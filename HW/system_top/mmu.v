==> flow/design.v <==
module mmu(
	input clk,
	input rst,
	input [(63 + 4 + 1)-1:0] tlb_write_struct,
	input [31:0] instr_addr,
	output [31:0] instr_out,
	input [4-1:0] data_opt,
	input [31:0] data_addr,
	input [31:0] data_in,
	output reg [31:0] data_out,
	output busy,
	output reg [5-1:0] exc_code,
	output [31:0] dev_mem_addr,
	input [31:0] dev_mem_data_in,
	output reg [31:0] dev_mem_data_out,
	output dev_mem_is_write,
	input dev_mem_busy);
	wire tlb_write_enable;
	wire [4-1:0] tlb_write_index;
	wire [63-1:0] tlb_write_entry;
	wire tlb_missing, tlb_writable;
	reg [63-1:0] tlb_mem[0:(1 << 4)-1];
	assign {tlb_write_enable, tlb_write_index, tlb_write_entry} = tlb_write_struct;
	assign mem_opt_is_write = ((data_opt) == 4'b0100 || (data_opt) == 4'b0101);
	assign instr_out = dev_mem_data_in;
	localparam READ = 2'b00, WRITE_SB = 2'b01, WRITE_DO_WRITE = 2'b10;
	reg [1:0] state;
	assign busy = (state != READ || dev_mem_busy || mem_opt_is_write) && exc_code == 5'h10;
	wire [31:0]
		mem_unaligned_addr = (state == READ && data_opt == 4'b0000) ? instr_addr : data_addr,
		mem_vrt_addr = {mem_unaligned_addr[31:2], 2'b00};
	assign dev_mem_is_write = state == WRITE_DO_WRITE;
	reg [7:0] dev_mem_data_in_selected_byte;
	always @(*)
		case (mem_unaligned_addr[1:0])
			0: dev_mem_data_in_selected_byte = dev_mem_data_in[7:0];
			1: dev_mem_data_in_selected_byte = dev_mem_data_in[15:8];
			2: dev_mem_data_in_selected_byte = dev_mem_data_in[23:16];
			3: dev_mem_data_in_selected_byte = dev_mem_data_in[31:24];
		endcase
	wire [15:0] dev_mem_data_in_selected_word = mem_unaligned_addr[1] ? dev_mem_data_in[31:16] : dev_mem_data_in[15:0];
	reg [1:0] mem_align_require;
	always @(*) begin
		mem_align_require <= 2'b00;
		case (data_opt)
			4'b0001, 4'b0100:
				mem_align_require <= 2'b11;
			4'b1101:
				mem_align_require <= 2'b01;
			4'b0000:
				if (state == READ)
					mem_align_require <= 2'b11;
		endcase
	end
	always @(*) begin
		exc_code = 5'h10;
		if (mem_unaligned_addr[1:0] & mem_align_require) begin
			if (mem_opt_is_write) begin
				exc_code = 5'h05;
			end else begin
				exc_code = 5'h04;
			end
		end
		if (tlb_missing) begin
			if (mem_opt_is_write) begin
				exc_code = 5'h03;
			end else begin
				exc_code = 5'h02;
			end
		end else if (!tlb_writable && mem_opt_is_write) begin
			exc_code = 5'h01;
		end
	end
	assign impl_tlb_direct_mapping = ((mem_vrt_addr[31:28] >= 4'h8) && (mem_vrt_addr[31:28] <= 4'hb));
	wire [0:(1 << 4)*2-1] impl_tlb_hit_entry;
	wire [0:(1 << 4)-1] impl_tlb_addr_equal;
	wire [0:(1 << 4)*2-1] impl_tlb_hit_entry_comb [20:0];
	wire [20:0] impl_tlb_lookup_result;
	genvar i, j;
	generate
		for (i = 0; i < (1 << 4); i = i + 1)  begin: loop1
			assign impl_tlb_addr_equal[i] =	tlb_mem[i][62:44] == mem_vrt_addr[31:13];
			assign impl_tlb_hit_entry[i * 2] =	impl_tlb_addr_equal[i] & tlb_mem[i][0] & ~mem_vrt_addr[12];
			assign impl_tlb_hit_entry[i * 2 + 1] =	impl_tlb_addr_equal[i] & tlb_mem[i][22] & mem_vrt_addr[12];
			for (j = 0; j <= 20; j = j + 1) begin: loop2
				assign impl_tlb_hit_entry_comb[j][i * 2] = impl_tlb_hit_entry[i * 2] & tlb_mem[i][j + 1];
				assign impl_tlb_hit_entry_comb[j][i * 2 + 1] = impl_tlb_hit_entry[i * 2 + 1] & tlb_mem[i][j + 23];
			end
		end
		for (i = 0; i <= 20; i = i + 1) begin: loop3
			assign impl_tlb_lookup_result[i] = |impl_tlb_hit_entry_comb[i];
		end
	endgenerate
	assign tlb_missing = ~|{impl_tlb_direct_mapping, impl_tlb_hit_entry};
	assign tlb_writable = impl_tlb_direct_mapping | impl_tlb_lookup_result[0];
	assign dev_mem_addr = impl_tlb_direct_mapping ?	{3'b0, mem_vrt_addr[28:0]} : {impl_tlb_lookup_result[20:1], mem_vrt_addr[11:0]};
	always @(*)
		case (data_opt)
			4'b0001:
				data_out = dev_mem_data_in;
			4'b0010:
				data_out = {{24{dev_mem_data_in_selected_byte[7]}}, dev_mem_data_in_selected_byte};
			4'b0011:
				data_out = {{24'b0}, dev_mem_data_in_selected_byte};
			4'b1101:
				data_out = {{16'b0}, dev_mem_data_in_selected_word};
			default:
				data_out = 32'h0;
		endcase
	always @(posedge clk)
		if (rst)
			state <= READ;
		else case (state)
			READ: if (!dev_mem_busy &&	data_opt != 4'b0000 && exc_code == 5'h10) begin
				dev_mem_data_out <= data_in;
				if (data_opt == 4'b0101)
					state <= WRITE_SB;
				else if (data_opt == 4'b0100)
					state <= WRITE_DO_WRITE;
			end
			WRITE_SB: begin: WRITE_BYTE_INIT
				integer i, j;
				for (i = 0; i < 4; i = i + 1)
					if (mem_unaligned_addr[1:0] != i) begin
						for (j = i * 8; j < (i + 1) * 8; j = j + 1)
							dev_mem_data_out[j] <= dev_mem_data_in[j];
					end else begin
						for (j = 0; j < 8; j = j + 1)
							dev_mem_data_out[j + i * 8] <= dev_mem_data_out[j];
					end
				state <= WRITE_DO_WRITE;
			end
			WRITE_DO_WRITE:
				state <= READ;
			default:
				state <= READ;
		endcase
	always @(posedge clk)
		if (rst) begin: INIT_TLB
			integer i;
			for (i = 0; i < (1 << 4); i = i + 1)
				tlb_mem[i] <= 64'h0;
		end else if (tlb_write_enable) begin
			tlb_mem[tlb_write_index] <= tlb_write_entry;
		end
endmodule
# Reports on mmu
# What the tools print for mmu, step after step.
# Line numbers count from 1 in the design file above.
# Cell names lack the library's common part.
# Not given: --
dict set report setup {
  top {mmu}
  clock_port {clk}
  cell_library {sky130hd}
  pvt_corner {tt_025C_1v80}
}

# Elaborated design
# Yosys after proc, flatten, opt, wreduce and memory -nomap, before mapping. Memory bits, and registers merged into a memory's read port (data or address), are not among the register bits. Print and check cells are not counted.
# Memory sizes are those after Yosys's memory passes, which may raise the word count (mostly to a power of two), join words into wider ones and drop unused or constant bits.
dict set report bits {
  mem_count 1
  ff_bits 34
  mem_bits_rw 1008
  out_inout_bits 135
  in_bits 203
  word_cells 974
}
dict set report op_classes {
  compare 2
  reduce_logical 45
  equal 34
  n_mux 119
  logic 740
}
# memory words width line
set mem_list {}
lappend mem_list {tlb_mem 16 63 22} ;# reg [63-1:0] tlb_mem[0:(1 << 4)-1];
# cell count
set ops {}
lappend ops {{1-bit AND} 736}
lappend ops {{32-bit OR reduction} 21}
lappend ops {{19-bit equality test} 16}
lappend ops {{32-bit case mux with 4-bit select} 1}
lappend ops {{63-bit two-way mux} 2}
lappend ops {{1-bit two-way mux} 69}
lappend ops {{32-bit two-way mux} 2}
lappend ops {{1-bit case mux with 2-bit select} 32}
lappend ops {{33-bit OR reduction} 1}
lappend ops {{8-bit case mux with 4-bit select} 1}
lappend ops {{16-bit two-way mux} 1}
lappend ops {{5-bit two-way mux} 3}
lappend ops {{2-bit inequality test with constant B} 4}
lappend ops {{2-bit nonzero test} 4}
lappend ops {{4-bit by 2-bit equality test with 1-bit output with constant B} 2}
lappend ops {{4-bit by 3-bit equality test with 1-bit output with constant B} 2}
lappend ops {{4-bit two-way mux} 2}
lappend ops {{2-bit two-way mux} 4}
lappend ops {{1-bit logical AND} 6}
lappend ops {{2-bit equality test with constant B} 3}
lappend ops {{2-bit case mux with 3-bit select} 1}
lappend ops {{5-bit equality test with constant B} 1}
lappend ops {{2-bit by 1-bit equality test with 1-bit output with constant B} 2}
lappend ops {{2-bit logical NOT} 2}
lappend ops {{4-bit by 1-bit equality test with 1-bit output with constant B} 1}
lappend ops {{4-bit greater-or-equal comparator with constant B} 1}
lappend ops {{4-bit less-or-equal comparator with constant B} 1}
lappend ops {{4-bit equality test with constant B} 1}
# Other operator kinds: 14; their cells: 18.

# Depth
# Yosys ltp: most cells in a row. Word level: on the elaborated netlist, between registers, memories and ports. Mapped: between sequential cells and ports; inverters and the memories' decode and read muxes count.
dict set report depth {
  ltp_word 17
  ABC_AREA 0
  depth_mapped 18
  ltp_nobuf 10
}

# Synthesis result
# Yosys stat after the flow's synthesis: flattened, memories mapped to cells. It holds for the ABC_AREA given above (unset counts as 0); a run with the other value may have another netlist.
# The area totals of this step are shown rounded.
dict set report mapped {
  cells 4403
  sequential_area_um2 31300
  area_um2 52500
  ff_cells 1042
  buffers 375
}
# cell count type_area_um2
set types {}
lappend types {edfxtp_1 1040 3.12E+04}
lappend types {and2_1 1048 6.56E+03}
lappend types {a22oi_1 191 1.43E+03}
lappend types {xor2_1 132 1.16E+03}
lappend types {clkbuf_1 264 990.95}
lappend types {xnor2_1 103 902.115}
lappend types {nand2_1 230 863.328}
lappend types {a221oi_1 81 709.43}
lappend types {a222oi_1 69 690.662}
lappend types {nand4_1 80 500.48}
lappend types {o21ai_0 100 500.48}
lappend types {a21oi_1 92 460.442}
lappend types {buf_4 49 367.853}
lappend types {nand3_1 73 365.35}
lappend types {nor3_1 70 350.336}
lappend types {mux2i_1 33 330.317}
lappend types {nor4_1 50 312.8}
lappend types {or3_1 46 287.776}
# Not listed: further types 67, cells in them 652.

# Timing after synthesis
# OpenSTA on the mapped netlist: ideal clock, no wires. The path of least setup slack (recovery checks aside). Input and output delay are each 20% of the period. Register names are those of the netlist, which keeps one name where synthesis merged equal registers.
dict set report synth_path {
  path_type {input port to flip-flop}
  start {input port data_opt[0]}
  end {register dev_mem_data_out[10]}
  n_path_buf 3
  required_time_ns 10.627
  arrival_time_ns 7.733
  stages 13
  tclk_ns 11.1
  slack_ns 2.894
  setup_time_ns 0.473
  delay_ns 5.986
  launch_ns 2.220
  input_delay_ns 2.220
  period_less_setup_slack_ns 8.206
}
# "delay_ns" = arrival - input delay + setup time.
# "stages": output pins that drive a net of the path, with the launching flip-flop's if there is one; two outputs of one cell count as two.
# "period_less_setup_slack_ns" = period - worst setup slack (recovery checks aside). The figure is calculated, with input and output delays left at 20% of the set period.
# The rows between start and end are the longest chain of elaborated cells between them; the timing report does not say that the signal goes this way. Where chains are equally long, one stands for them.
# A line is the first line of the expression or statement that the cell stems from. Yosys adds cells for indexed reads and writes and turns some case tables into memories.
# A register here has more assigning lines than the two given.
# The path ends at the enable pin of a flip-flop; only ways to that pin are counted.
dict set report synth_via {
  path_cell_list {buf_6 -> or4_4 -> buf_6 -> buf_8 -> nor3_1 -> nor2_1 -> xnor2_1 -> or4b_4 -> nor4_4 -> nor4_1 -> nand3_1 -> o21ai_2 -> o41ai_1}
  elab_chain_cells 17
  cells_between 144
  classes_between {compare (2); eq/ne (22); mux (7); logic (99); reduce/logical (14)}
}
# item line
set synth_rtl {}
lappend synth_rtl {{start: declaration} 7} ;# input [4-1:0] data_opt,
lappend synth_rtl {{4-bit logical NOT} 30} ;# mem_unaligned_addr = (state == READ && data_opt == 4'b0000) ? instr_addr : data_addr,
lappend synth_rtl {{1-bit logical AND} 30}
lappend synth_rtl {{32-bit two-way mux} 30}
lappend synth_rtl {{19-bit equality test} 82} ;# assign impl_tlb_addr_equal[i] = tlb_mem[i][62:44] == mem_vrt_addr[31:13];
lappend synth_rtl {{1-bit AND x2} 84} ;# assign impl_tlb_hit_entry[i * 2 + 1] = impl_tlb_addr_equal[i] & tlb_mem[i][22] & mem_vrt_addr[12];
lappend synth_rtl {{1-bit AND} 87} ;# assign impl_tlb_hit_entry_comb[j][i * 2 + 1] = impl_tlb_hit_entry[i * 2 + 1] & tlb_mem[i][j + 23];
lappend synth_rtl {{32-bit OR reduction} 91} ;# assign impl_tlb_lookup_result[i] = |impl_tlb_hit_entry_comb[i];
lappend synth_rtl {{[... 2 more ...]} --}
lappend synth_rtl {{1-bit logical AND} 70} ;# end else if (!tlb_writable && mem_opt_is_write) begin
lappend synth_rtl {{5-bit two-way mux} 70}
lappend synth_rtl {{5-bit two-way mux} 64} ;# if (tlb_missing) begin
lappend synth_rtl {{5-bit equality test} 114} ;# READ: if (!dev_mem_busy && data_opt != 4'b0000 && exc_code == 5'h10) begin
lappend synth_rtl {{1-bit logical AND} 114}
lappend synth_rtl {{2-bit inequality test} --}
lappend synth_rtl {{3-bit AND reduction} --}
lappend synth_rtl {{end: assignment} 115} ;# dev_mem_data_out <= data_in;
lappend synth_rtl {{end: assignment} 126} ;# dev_mem_data_out[j] <= dev_mem_data_in[j];
lappend synth_rtl {{end: declaration} 15} ;# output reg [31:0] dev_mem_data_out,

# Worst path after layout
# From the final timing report of stored run 1: the path of least setup slack in the routed layout; clock arrival at registers is part of the times.
dict set report layout_path {
  path_type {input port to output port}
  start {input port instr_addr[23]}
  end {output port dev_mem_addr[22]}
  arrival_time_ns 7.11
  out_delay_ns 2.16
  stages 14
  n_path_buf 4
  required_time_ns 8.64
  slack_ns 1.53
  tclk_ns 10.8
  input_delay_ns 2.16
  launch_ns 2.16
}
# The rows between start and end are the longest chain of elaborated cells between them; the timing report does not say that the signal goes this way. Where chains are equally long, one stands for them.
dict set report layout_via {
  path_cell_list {clkdlybuf4s50_1 -> clkinv_2 -> o221ai_1 -> or4_1 -> a221o_1 -> nor4_4 -> buf_4 -> nor2b_4 -> buf_12 -> a22o_1 -> a221oi_1 -> nand4_1 -> a2bb2oi_1 -> clkdlybuf4s50_1}
  elab_chain_cells 7
  cells_between 115
  lines_between 8
  classes_between {eq/ne (16); mux (2); logic (96); reduce/logical (1)}
}
# item line
set layout_rtl {}
lappend layout_rtl {{start: declaration} 5} ;# input [31:0] instr_addr,
lappend layout_rtl {{32-bit two-way mux} 30} ;# mem_unaligned_addr = (state == READ && data_opt == 4'b0000) ? instr_addr : data_addr,
lappend layout_rtl {{19-bit equality test} 82} ;# assign impl_tlb_addr_equal[i] = tlb_mem[i][62:44] == mem_vrt_addr[31:13];
lappend layout_rtl {{1-bit AND x2} 84} ;# assign impl_tlb_hit_entry[i * 2 + 1] = impl_tlb_addr_equal[i] & tlb_mem[i][22] & mem_vrt_addr[12];
lappend layout_rtl {{1-bit AND} 87} ;# assign impl_tlb_hit_entry_comb[j][i * 2 + 1] = impl_tlb_hit_entry[i * 2 + 1] & tlb_mem[i][j + 23];
lappend layout_rtl {{32-bit OR reduction} 91} ;# assign impl_tlb_lookup_result[i] = |impl_tlb_hit_entry_comb[i];
lappend layout_rtl {{32-bit two-way mux} 96} ;# assign dev_mem_addr = impl_tlb_direct_mapping ? {3'b0, mem_vrt_addr[28:0]} : {impl_tlb_lookup_result[20:1], me ...
lappend layout_rtl {{end: declaration} 13} ;# output [31:0] dev_mem_addr,

# Measured results for mmu: 2 stored runs of the Yosys and OpenROAD flow on sky130hd. The settings differ; the order carries no meaning. The constraints put input and output delay at 20% of the set period each and load the outputs with 0.01 pF.
# "clock_period_reached_ns" = clock period - worst setup slack. The figure is calculated, with input and output delays left at 20% of the set period.
# "worst_path_ns": the worst setup path's part of the clock period (all of it between registers, 20% less for each end at a port) less its slack. A launch clock that arrives late makes it longer, a capture clock that arrives late makes it shorter.
# By "final_power_mw" is meant OpenSTA's value without simulated activity: inputs other than the clock are taken to toggle once in ten clock periods, and the tool carries that through the logic.
# Results are given in rounded form.
run="stored run 1" settings period_ns=10.8 CORE_UTILIZATION=49 SETUP_SLACK_MARGIN=1.65 PLACE_DENSITY=0.4 TNS_END_PERCENT=30 ABC_AREA=0 GPL_TIMING_DRIVEN=1 CTS_CLUSTER_DIAMETER=116 CAP_MARGIN=5 CORE_MARGIN=2 SLEW_MARGIN=20
run="stored run 1" results design.die.area_um2=110000 final_setup_ws_ns=1.53 post_synth_area_um2=52500 final_power_mw=9.50 ws_hold_ns=0.735 clock_period_reached_ns=9.269 fin_util_pct=58.4 worst_path_ns=4.95 worst_setup_path_type="input port to output port"
run="stored run 2" settings period_ns=8.59 CORE_UTILIZATION=57 SETUP_SLACK_MARGIN=-0.18 PLACE_DENSITY_LB_ADDON=0.02 HOLD_SLACK_MARGIN=0.08 CORE_ASPECT_RATIO=1.42 CELL_PAD_IN_SITES_DETAIL_PLACEMENT=2 TNS_END_PERCENT=5 CTS_CLUSTER_DIAMETER=24 CAP_MARGIN=5 MIN_ROUTING_LAYER="met1" MAX_ROUTING_LAYER="met4" CORE_MARGIN=2 SLEW_MARGIN=20
run="stored run 2" outcome="did not finish, placement stopped with a tool error"
