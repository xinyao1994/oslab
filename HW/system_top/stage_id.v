==> flow/design.v <==
module register_file(
	input clk,
	input rst,
	input [4:0] read1_addr,
	input [4:0] read2_addr,
	input [4:0] write_addr,
	input [31:0] data_in,
	output [31:0] data_out1,
	output [31:0] data_out2);
	reg [31:0] mem [0:31];
	assign data_out1 = (write_addr != 0 && read1_addr == write_addr) ? data_in : mem[read1_addr];
	assign data_out2 = (write_addr != 0 && read2_addr == write_addr) ? data_in : mem[read2_addr];
	always @(posedge clk)
		if (rst) begin: RESET_REG
			integer i;
			for (i = 0; i < 32; i = i + 1)
				mem[i] <= 32'h0;
		end else if (write_addr != 0)
			mem[write_addr] <= data_in;
endmodule
`timescale 1ns/1ps
module stage_id(
	input clk,
	input rst,
	input stall,
	input clear,
	input [(5+96)-1:0] interstage_if2id,
	input in_delay_slot,
	input [5-1:0] reg_write_addr,
	input [31:0] reg_write_data,
	output reg [5-1:0] reg1_addr,
	output reg [31:0] reg1_data,
	output reg [5-1:0] reg2_addr,
	output reg [31:0] reg2_data,
	output [(5+2+1+7+4+5+129)-1:0] interstage_id2ex);
	wire [5-1:0] exc_code_if2id;
    wire [31:0] exc_addr_if2id;
    wire [31:0] next_pc;
    wire [31:0] instr;
    assign { exc_code_if2id,exc_addr_if2id,next_pc,instr } = interstage_if2id;
    reg [5-1:0] exc_code_id2ex;
    reg [31:0] exc_epc_id2ex;
    reg [31:0] exc_badvaddr_id2ex;
    reg [2-1:0] branch_opt_id2ex;
    reg [32:0] branch_dest_id2ex;
    reg [31:0] alu_sa_imm;
    reg [1-1:0] alu_src;
    reg [7-1:0] alu_opt;
    reg [4-1:0] mem_opt_id2ex;
    reg [5-1:0] wb_reg_addr_id2ex;
    assign interstage_id2ex = { exc_code_id2ex,exc_epc_id2ex,exc_badvaddr_id2ex,branch_opt_id2ex,branch_dest_id2ex,alu_sa_imm,alu_src,alu_opt,mem_opt_id2ex,wb_reg_addr_id2ex };
	wire [31:0] rf_data1, rf_data2;
	wire [5:0] instr_opcode = instr[31:26];
	wire [5:0] instr_func = instr[5:0];
	wire [4:0] instr_rs = instr[25:21], instr_rt = instr[20:16],
				instr_rd = instr[15:11], instr_sa = instr[10:6];
	wire [15:0] instr_imm = instr[15:0];
	wire [31:0] instr_imm_signext = {{16{instr_imm[15]}}, instr_imm},
				instr_imm_unsignext = {16'b0, instr_imm};
	wire [32:0]
		branch_dest_pc_relative = {1'b0, next_pc + {instr_imm_signext[29:0], 2'b00}},
		branch_dest_pc_region = {1'b0, next_pc[31:28], instr[25:0], 2'b00};
	register_file uregfile(.clk(clk), .rst(rst),
		.read1_addr(instr_rs), .read2_addr(instr_rt),
		.write_addr(reg_write_addr), 
		.data_in(reg_write_data),
		.data_out1(rf_data1), .data_out2(rf_data2));
	reg [4-1:0] instr_rd_cp0_regnum;
	always @(*)
		case (instr_rd)
			0: instr_rd_cp0_regnum = 0;
			2: instr_rd_cp0_regnum = 1;
			3: instr_rd_cp0_regnum = 2;
			8: instr_rd_cp0_regnum = 3;
			9: instr_rd_cp0_regnum = 4;
			10: instr_rd_cp0_regnum = 5;
			11: instr_rd_cp0_regnum = 6;
			12: instr_rd_cp0_regnum = 7;
			13: instr_rd_cp0_regnum = 8;
			14: instr_rd_cp0_regnum = 9;
			15: instr_rd_cp0_regnum = 10;
			default:
				instr_rd_cp0_regnum = 11;
		endcase
	task assign_reg1; begin
		reg1_addr <= instr_rs;
		reg1_data <= rf_data1;
	end endtask
	task assign_reg2; begin
		reg2_addr <= instr_rt;
		reg2_data <= rf_data2;
	end endtask
	task proc_rtype; begin
		wb_reg_addr_id2ex <= instr_rd;
		assign_reg1();
		assign_reg2();
		alu_sa_imm <= instr_sa;
		alu_src <= 1'b1;
		alu_opt <= instr_func;
	end endtask
	task alu_from_reg(input [7-1:0] opt); begin
		alu_src <= 1'b1;
		alu_opt <= opt;
	end endtask
	task alu_from_imm(input [7-1:0] opt, input [31:0] imm); begin
		alu_src <= 1'b0;
		alu_opt <= opt;
		alu_sa_imm <= imm;
	end endtask
	task mem_opt(input [4-1:0] opt); begin
		assign_reg1();
		assign_reg2();
		alu_from_imm(7'h21, instr_imm_signext);
		if (((opt) == 4'b0001 || (opt) == 4'b0010 || (opt) == 4'b0011 || (opt) == 4'b1101))
			wb_reg_addr_id2ex <= instr_rt;
		mem_opt_id2ex <= opt;
	end endtask
	task wb_with_alu_imm(input [7-1:0] alu_opt, input [31:0] imm); begin
		wb_reg_addr_id2ex <= instr_rt;
		assign_reg1();
		alu_from_imm(alu_opt, imm);
	end endtask
	task proc_cond_branch(
			input set_reg,
			input [7-1:0] alu_opt,
			input [2-1:0] cond); begin
		if (set_reg) begin
			assign_reg1();
			assign_reg2();
		end
		alu_from_reg(alu_opt);
		branch_opt_id2ex <= cond;
		branch_dest_id2ex <= branch_dest_pc_relative;
	end endtask
	task invalid_instruction; begin
		exc_code_id2ex <= 5'h0a;
		exc_badvaddr_id2ex <= instr;
	end endtask
	task proc_itype; begin
		case (instr_opcode)
			6'h01:
				case (instr_rt)
					5'b00001: begin   
						assign_reg1();
						proc_cond_branch(1'b0, 7'h2A, 2'b01);
					end
					5'b00000: begin   
						assign_reg1();
						proc_cond_branch(1'b0, 7'h2A, 2'b10);
					end
					default:
						invalid_instruction();
				endcase
			6'h04:   
				proc_cond_branch(1'b1, 7'h26, 2'b01);
			6'h05:   
				proc_cond_branch(1'b1, 7'h26, 2'b10);
			6'h06:  
				if (instr_rt == 5'b00000) begin   
					reg2_addr <= instr_rs;
					reg2_data <= rf_data1;
					proc_cond_branch(1'b0, 7'h2A, 2'b01);
				end else
					invalid_instruction();
			6'h07:
				if (instr_rt == 5'b00000) begin   
					reg2_addr <= instr_rs;
					reg2_data <= rf_data1;
					proc_cond_branch(1'b0, 7'h2A, 2'b10);
				end else
					invalid_instruction();
			6'h09:	 
				wb_with_alu_imm(7'h21, instr_imm_signext);
			6'h0a:	 
				wb_with_alu_imm(7'h2A, instr_imm_signext);
			6'h0b:	 
				wb_with_alu_imm(7'h2B, instr_imm_unsignext);
			6'h0c:	 
				wb_with_alu_imm(7'h24, instr_imm_unsignext);
			6'h0d:	 
				wb_with_alu_imm(7'h25, instr_imm_unsignext);
			6'h0e:	 
				wb_with_alu_imm(7'h26, instr_imm_unsignext);
			6'h0f:	 
				wb_with_alu_imm(7'h40, {instr_imm, 16'b0});
			6'h20:	 
				mem_opt(4'b0010);
			6'h23:	 
				mem_opt(4'b0001);
			6'h24:	 
				mem_opt(4'b0011);
			6'h25:	 
				mem_opt(4'b1101);
			6'h28:	 
				mem_opt(4'b0101);
			6'h2b:	 
				mem_opt(4'b0100);
			default:
				invalid_instruction();
		endcase
	end endtask
	task proc_instr_j; begin
		branch_opt_id2ex <= 2'b11;
		branch_dest_id2ex <= branch_dest_pc_region;
	end endtask
	task proc_instr_jr; begin
		branch_opt_id2ex <= 2'b11;
		branch_dest_id2ex[32] <= 1'b1;  
		reg2_addr <= instr_rs;
		reg2_data <= rf_data1;
	end endtask
	task proc_instr_jal; begin
		proc_instr_j();
		reg1_data <= next_pc + 32'h4; 
		alu_opt <= 7'h41;
		wb_reg_addr_id2ex <= 5'd31;
	end endtask
	task proc_instr_jalr; begin
		proc_instr_jal();
		proc_instr_jr();
		wb_reg_addr_id2ex <= instr_rd;
	end endtask
	task proc_instr_syscall; begin
		exc_code_id2ex <= 5'h08;
	end endtask
	task reset; begin
		branch_opt_id2ex <= 2'b00;
		wb_reg_addr_id2ex <= 5'h0;
		alu_opt <= 7'h00;
		alu_sa_imm <= 32'h0;
		reg1_addr <= 5'h0;
		reg1_data <= 32'h0;
		reg2_addr <= 5'h0;
		reg2_data <= 32'h0;
		mem_opt_id2ex <= 4'b0000;
		exc_code_id2ex <= 5'h10;
		exc_badvaddr_id2ex <= 32'h0;
	end endtask
	task proc_cp0;
		if (instr_func == 6'h18)	 
			exc_code_id2ex <= 5'h11;
		else if (instr_func == 6'h02)	 
			mem_opt_id2ex <= 4'b1000;
		else if (instr_rs == 0) begin	 
			mem_opt_id2ex <= 4'b0111;
			reg1_data <= instr_rd_cp0_regnum;
			alu_opt <= 7'h41;
			wb_reg_addr_id2ex <= instr_rt;
		end else if (instr_rs == 5'b00100)	begin  
			mem_opt_id2ex <= 4'b0110;
			reg1_data <= instr_rd_cp0_regnum;
			assign_reg2();
			alu_opt <= 7'h41;
		end else
			invalid_instruction();
	endtask
	task proc_instr_mfhi; begin
		mem_opt_id2ex <= 4'b1010;
		wb_reg_addr_id2ex <= instr_rd;
	end endtask
	task proc_instr_mflo; begin
		mem_opt_id2ex <= 4'b1001;
		wb_reg_addr_id2ex <= instr_rd;
	end endtask
	task proc_instr_mthi; begin
		assign_reg1();
		mem_opt_id2ex <= 4'b1100;
		alu_opt <= 7'h41;
	end endtask
	task proc_instr_mtlo; begin
		assign_reg1();
		mem_opt_id2ex <= 4'b1011;
		alu_opt <= 7'h41;
	end endtask
	task do_decode; begin
		case (instr_opcode)
			6'b000000: case(instr_func)
				6'h08: proc_instr_jr();		 
				6'h09: proc_instr_jalr();	 
				6'h0c: proc_instr_syscall();	 
				6'h10: proc_instr_mfhi();	 
				6'h11: proc_instr_mthi();	 
				6'h12: proc_instr_mflo();	 
				6'h13: proc_instr_mtlo();	 
				default: proc_rtype();
			endcase
			6'b000010:
				proc_instr_j();
			6'b000011:
				proc_instr_jal();
			6'b010000:
				proc_cp0();
			6'b101111: ;	 
			default:
				proc_itype();
		endcase
	end endtask
	always @(posedge clk) begin
		if (rst)
			reset();
		else if (!stall) begin
			reset();
			if (!clear) begin
				if (exc_code_if2id != 5'h10) begin
					exc_code_id2ex <= exc_code_if2id;
					exc_epc_id2ex <= exc_addr_if2id;
					exc_badvaddr_id2ex <= exc_addr_if2id;
				end else begin
					exc_epc_id2ex <= in_delay_slot ? (next_pc - 32'h8) : (next_pc - 32'h4);
					do_decode();
				end
			end
		end
	end
endmodule
## From RTL to reports: stage_id

What the tools print for stage_id, step after step.
Lines are those of the file above, counted from 1.
The mark n/a stands for no value.

| inputs | value |
|---|---|
| design top | stage_id |
| clock | clk |
| cell library | sky130hd |
| corner | tt_025C_1v80 |

## Word-level counts

Counts by Yosys on the flattened word-level netlist (proc, flatten, opt, wreduce; memories kept). Register bits leave out memories and registers merged into their read ports (data or address). Print and check cells are left out. Cells with the same type and inputs are merged into one.
Memory sizes are those after Yosys's memory passes, which may raise the word count (mostly to a power of two), join words into wider ones and drop unused or constant bits.

| word-level totals | value |
|---|---|
| register bits | 227 |
| bits in writable memories | 1024 |
| ROM bits | 64 |
| memories | 2 |
| input port bits | 143 |
| output and inout port bits | 227 |
| elaborated cells | 231 |

| cells by class | value |
|---|---|
| $add $sub $neg | 4 |
| equal/unequal tests | 43 |
| muxes and demuxes | 125 |
| bitwise operators | 6 |
| reductions and logical operators | 36 |

Memories:

| name | depth | bits a word | line | RTL |
|---|---|---|---|---|
| uregfile.mem | 32 | 32 | 10 | `reg [31:0] mem [0:31];` |
| (name not given) | 16 | 4 | 70 | `case (instr_rd)` |

Operators by type and width:

| operator | number |
|---|---|
| 32-bit two-way mux | 29 |
| 32-bit case mux with 3-bit select | 5 |
| 32-bit case mux with 2-bit select | 6 |
| 5-bit two-way mux | 30 |
| 32-bit case mux with 4-bit select | 1 |
| 7-bit case mux with 9-bit select | 1 |
| 6-bit by 4-bit == test with 1-bit output (second input constant) | 10 |
| 5-bit case mux with 3-bit select | 3 |
| 6-bit == test (second input constant) | 7 |
| 7-bit two-way mux | 6 |
| 5-bit case mux with 2-bit select | 4 |
| 6-bit by 5-bit == test with 1-bit output (second input constant) | 6 |
| 4-bit two-way mux | 9 |
| 32-bit by 3-bit adder with 32-bit output (second input constant) | 1 |
| 32-bit by 3-bit subtractor with 32-bit output (second input constant) | 1 |
| 32-bit adder | 1 |
| 32-bit by 4-bit subtractor with 32-bit output (second input constant) | 1 |
| 7-bit case mux with 4-bit select | 1 |
| 9-bit AND reduction | 3 |
| 6-bit by 3-bit == test with 1-bit output (second input constant) | 4 |
| 4-bit case mux with 6-bit select | 1 |
| 4-bit OR reduction | 5 |
| 5-bit case mux with 4-bit select | 1 |
| 6-bit by 2-bit == test with 1-bit output (second input constant) | 3 |
| 8-bit OR reduction | 2 |
| 4-bit case mux with 4-bit select | 1 |
| 15-bit OR reduction | 1 |
| 2-bit OR reduction | 7 |

Not listed: further kinds 34, cells in them 64.

## Logic depth

Longest topological path by Yosys (ltp), each cell counted once; first at word level (registers and memories cut), then after technology mapping (sequential cells cut; the memories' decode and read muxes count).

| logic depth | value |
|---|---|
| depth in word-level cells | 10 |
| ABC_AREA | 0 |
| mapped depth | 12 |
| gate-level depth less buffers | 10 |

## After synthesis

The flow's flattened synthesis, as Yosys stat reports it; memories are mapped. The netlist is that of the ABC_AREA named above (0 if unset); the other value can give another one.
The area totals of this step are shown rounded.

Cell types:

| type | number | total area (µm²) |
|---|---|---|
| sky130_fd_sc_hd__edfxtp_1 | 1090 | 3.27E+04 |
| sky130_fd_sc_hd__mux4_2 | 640 | 1.44E+04 |
| sky130_fd_sc_hd__and2_1 | 1006 | 6.29E+03 |
| sky130_fd_sc_hd__dfxtp_1 | 161 | 3.22E+03 |
| sky130_fd_sc_hd__clkbuf_1 | 370 | 1.39E+03 |
| sky130_fd_sc_hd__nand2_1 | 270 | 1.01E+03 |
| sky130_fd_sc_hd__a21oi_1 | 146 | 730.701 |
| sky130_fd_sc_hd__o21ai_0 | 140 | 700.672 |
| sky130_fd_sc_hd__nor2_1 | 178 | 668.141 |
| sky130_fd_sc_hd__mux2i_1 | 58 | 580.557 |
| sky130_fd_sc_hd__ha_1 | 37 | 462.944 |
| sky130_fd_sc_hd__xor2_1 | 46 | 402.886 |
| sky130_fd_sc_hd__xnor2_1 | 42 | 367.853 |
| sky130_fd_sc_hd__buf_2 | 67 | 335.322 |
| sky130_fd_sc_hd__a221oi_1 | 37 | 324.061 |
| sky130_fd_sc_hd__o211ai_1 | 41 | 307.795 |
| sky130_fd_sc_hd__a22oi_1 | 39 | 292.781 |
| sky130_fd_sc_hd__a22o_1 | 29 | 253.994 |

Other cell types: 67; their cells: 469.

| synthesis totals | value |
|---|---|
| standard cells after synthesis | 4866 |
| chip area (Yosys) | 67800 µm² |
| area of sequential cells | 36000 µm² |
| flip-flop cells | 1251 |
| buffers | 483 |

The figures by module come from a second, unflattened synthesis with its own total; it is not the netlist above.

| second synthesis, totals | value |
|---|---|
| cell total of the unflattened synthesis | 6029 |
| area total of the unflattened synthesis | 68800 µm² |

Rows give one instance, submodules left out.

By module:

| module | instances | cells | area (µm²) | seq. area (µm²) |
|---|---|---|---|---|
| register_file | 1 | 4522 | 56200 | 30700 |
| stage_id | 1 | 1507 | 12600 | 5200 |

## Worst setup path after synthesis

OpenSTA on the mapped netlist: ideal clock, no wires. The path of least setup slack (recovery checks aside). Input and output delay are each 20% of the period. Register names are those of the netlist, which keeps one name where synthesis merged equal registers.

| timing path after synthesis | value |
|---|---|
| path type | in2reg |
| from | input port interstage_if2id[96] |
| to | register branch_dest_id2ex[0] |
| period | 4490 ps |
| input delay | 898 ps |
| library setup time | 432 ps |
| launch time at the first pin | 898 ps |
| arrival time | 3729 ps |
| required time | 4058 ps |
| path slack | 329 ps |
| delay of the path | 3263 ps |
| stages on the path | 6 |
| buffers on the path | 1 |
| synthesis period reached | 4161 ps |

"delay of the path" = arrival - input delay + setup time.
"stages on the path": output pins that drive a net of the path, with the launching flip-flop's if there is one; two outputs of one cell count as two.
"synthesis period reached" is the clock period less the worst setup slack; recovery checks do not enter. This is arithmetic on one report: input and output delays are still those of the set period (20% each).
The rows between start and end are the longest chain of elaborated cells between them; the timing report does not say that the signal goes this way. Where chains are equally long, one stands for them.
Each line given opens the expression or statement behind the cell; cells for indexed reads and writes are added by Yosys, which also makes memories of some case tables.

| between the ends, after synthesis | value |
|---|---|
| cell sequence | sky130_fd_sc_hd__nor4_1 > sky130_fd_sc_hd__nand2_1 > sky130_fd_sc_hd__clkbuf_1 > sky130_fd_sc_hd__nor4_1 > sky130_fd_sc_hd__nand3_1 > sky130_fd_sc_hd__a21oi_1 |
| length of the longest elaborated chain | 3 |
| elaborated cells on any way between the ends | 3 |
| RTL lines with such cells | 1 |
| classes of those cells | eq/ne (1); logic (1); reduce/logical (1) |

Ends and longest elaborated chain, after synthesis:

| element | line | RTL |
|---|---|---|
| from (decl) | 27 | `input [(5+96)-1:0] interstage_if2id,` |
| 5-bit inequality test | 304 | `if (exc_code_if2id != 5'h10) begin` |
| 1-bit NOT | n/a |  |
| 9-bit AND reduction | n/a |  |
| to (decl) | 45 | `reg [32:0] branch_dest_id2ex;` |

## Path in the finished layout

From the final timing report of flow run 1: the path of least setup slack in the routed layout; clock arrival at registers is part of the times.
The path's times are printed in steps of 10 ps; the period is the one set.

| timing path after layout | value |
|---|---|
| path type | in2reg |
| from | input port interstage_if2id[96] |
| to | register reg2_data[21] |
| period | 7780 ps |
| input delay | 1560 ps |
| library setup time | 20 ps |
| launch time at the first pin | 1560 ps |
| arrival time | 6580 ps |
| required time | 8600 ps |
| path slack | 2010 ps |
| stages on the path | 9 |
| buffers on the path | 3 |

The rows between start and end are the longest chain of elaborated cells between them; the timing report does not say that the signal goes this way. Where chains are equally long, one stands for them.

| between the ends, after layout | value |
|---|---|
| cell sequence | sky130_fd_sc_hd__clkdlybuf4s50_1 > sky130_fd_sc_hd__nor4_1 > sky130_fd_sc_hd__nand3_1 > sky130_fd_sc_hd__or2_2 > sky130_fd_sc_hd__clkbuf_1 > sky130_fd_sc_hd__nor2_1 > sky130_fd_sc_hd__clkbuf_1 > sky130_fd_sc_hd__o211ai_1 > sky130_fd_sc_hd__nand2_1 |
| length of the longest elaborated chain | 3 |
| elaborated cells on any way between the ends | 3 |
| RTL lines with such cells | 2 |
| classes of those cells | eq/ne (1); mux (2) |

Ends and longest elaborated chain, after layout:

| element | line | RTL |
|---|---|---|
| from (decl) | 27 | `input [(5+96)-1:0] interstage_if2id,` |
| 5-bit inequality test | 304 | `if (exc_code_if2id != 5'h10) begin` |
| 32-bit two-way mux | 304 |  |
| 32-bit two-way mux | 303 | `if (!clear) begin` |
| to (decl) | 34 | `output reg [31:0] reg2_data,` |

## Implementation results

Below are 2 stored runs of the flow (Yosys, OpenROAD; platform sky130hd) on stage_id, each with its settings and what was measured, unordered. Constraints: input delay and output delay 20% of the set period each, output load 0.01 pF.
By "clock period achieved" is meant the clock period of the run minus its worst setup slack. This is arithmetic on one report: input and output delays are still those of the set period (20% each).
By "critical path time" is meant the share of the clock period that the worst setup path is allowed (20% is reserved at inputs, 20% at outputs), minus its slack. Clock arrival times at its registers enter into it.
"total power after layout" rests on the timing tool's default activity at the inputs, not on a simulated workload.
"critical path time" is known to 10 ps.
Measured values are rounded.
Among the settings, n/a means not set for that run.
Results: n/a = not shown.

| run | period_ns | CORE_UTILIZATION | SETUP_SLACK_MARGIN | CORE_MARGIN | CELL_PAD_IN_SITES_GLOBAL_PLACEMENT | TNS_END_PERCENT | GPL_TIMING_DRIVEN | CTS_CLUSTER_SIZE | CTS_CLUSTER_DIAMETER | CAP_MARGIN | SLEW_MARGIN | MIN_ROUTING_LAYER | MAX_ROUTING_LAYER | PLACE_DENSITY | CORE_ASPECT_RATIO | setup slack of the critical path (ps) | total die area (µm²) | post-synthesis cell area (µm²) | standard-cell area of the final layout (µm²) | clock period achieved (ps) | total power after layout (µW) | worst hold slack after layout (ps) | post-layout utilization | post-route setup TNS (ps) | critical path time (ps) | type of the worst setup path |
|---|---|---|---|---|---|---|---|---|---|---|---|---|---|---|---|---|---|---|---|---|---|---|---|---|---|---|
| flow run 1 | 7.78 | 30 | 1.05 | 10 | 3 | 40 | 0 | 76 | 251 | 25 | 15 | met2 | met5 | n/a | n/a | 2010 | 246000 | 67800 | 77700 | 5766 | 13400 | 474 | 0.345 | 0 | 4210 | in2reg |
| flow run 2 | 3.27 | 44 | -0.26 | 4 | n/a | 15 | n/a | 25 | n/a | 20 | 20 | met2 | met4 | 0.36 | 0.54 | n/a | n/a | n/a | n/a | n/a | n/a | n/a | n/a | n/a | n/a | n/a |

Flow run 2: no results, routing failed with GRT-0116
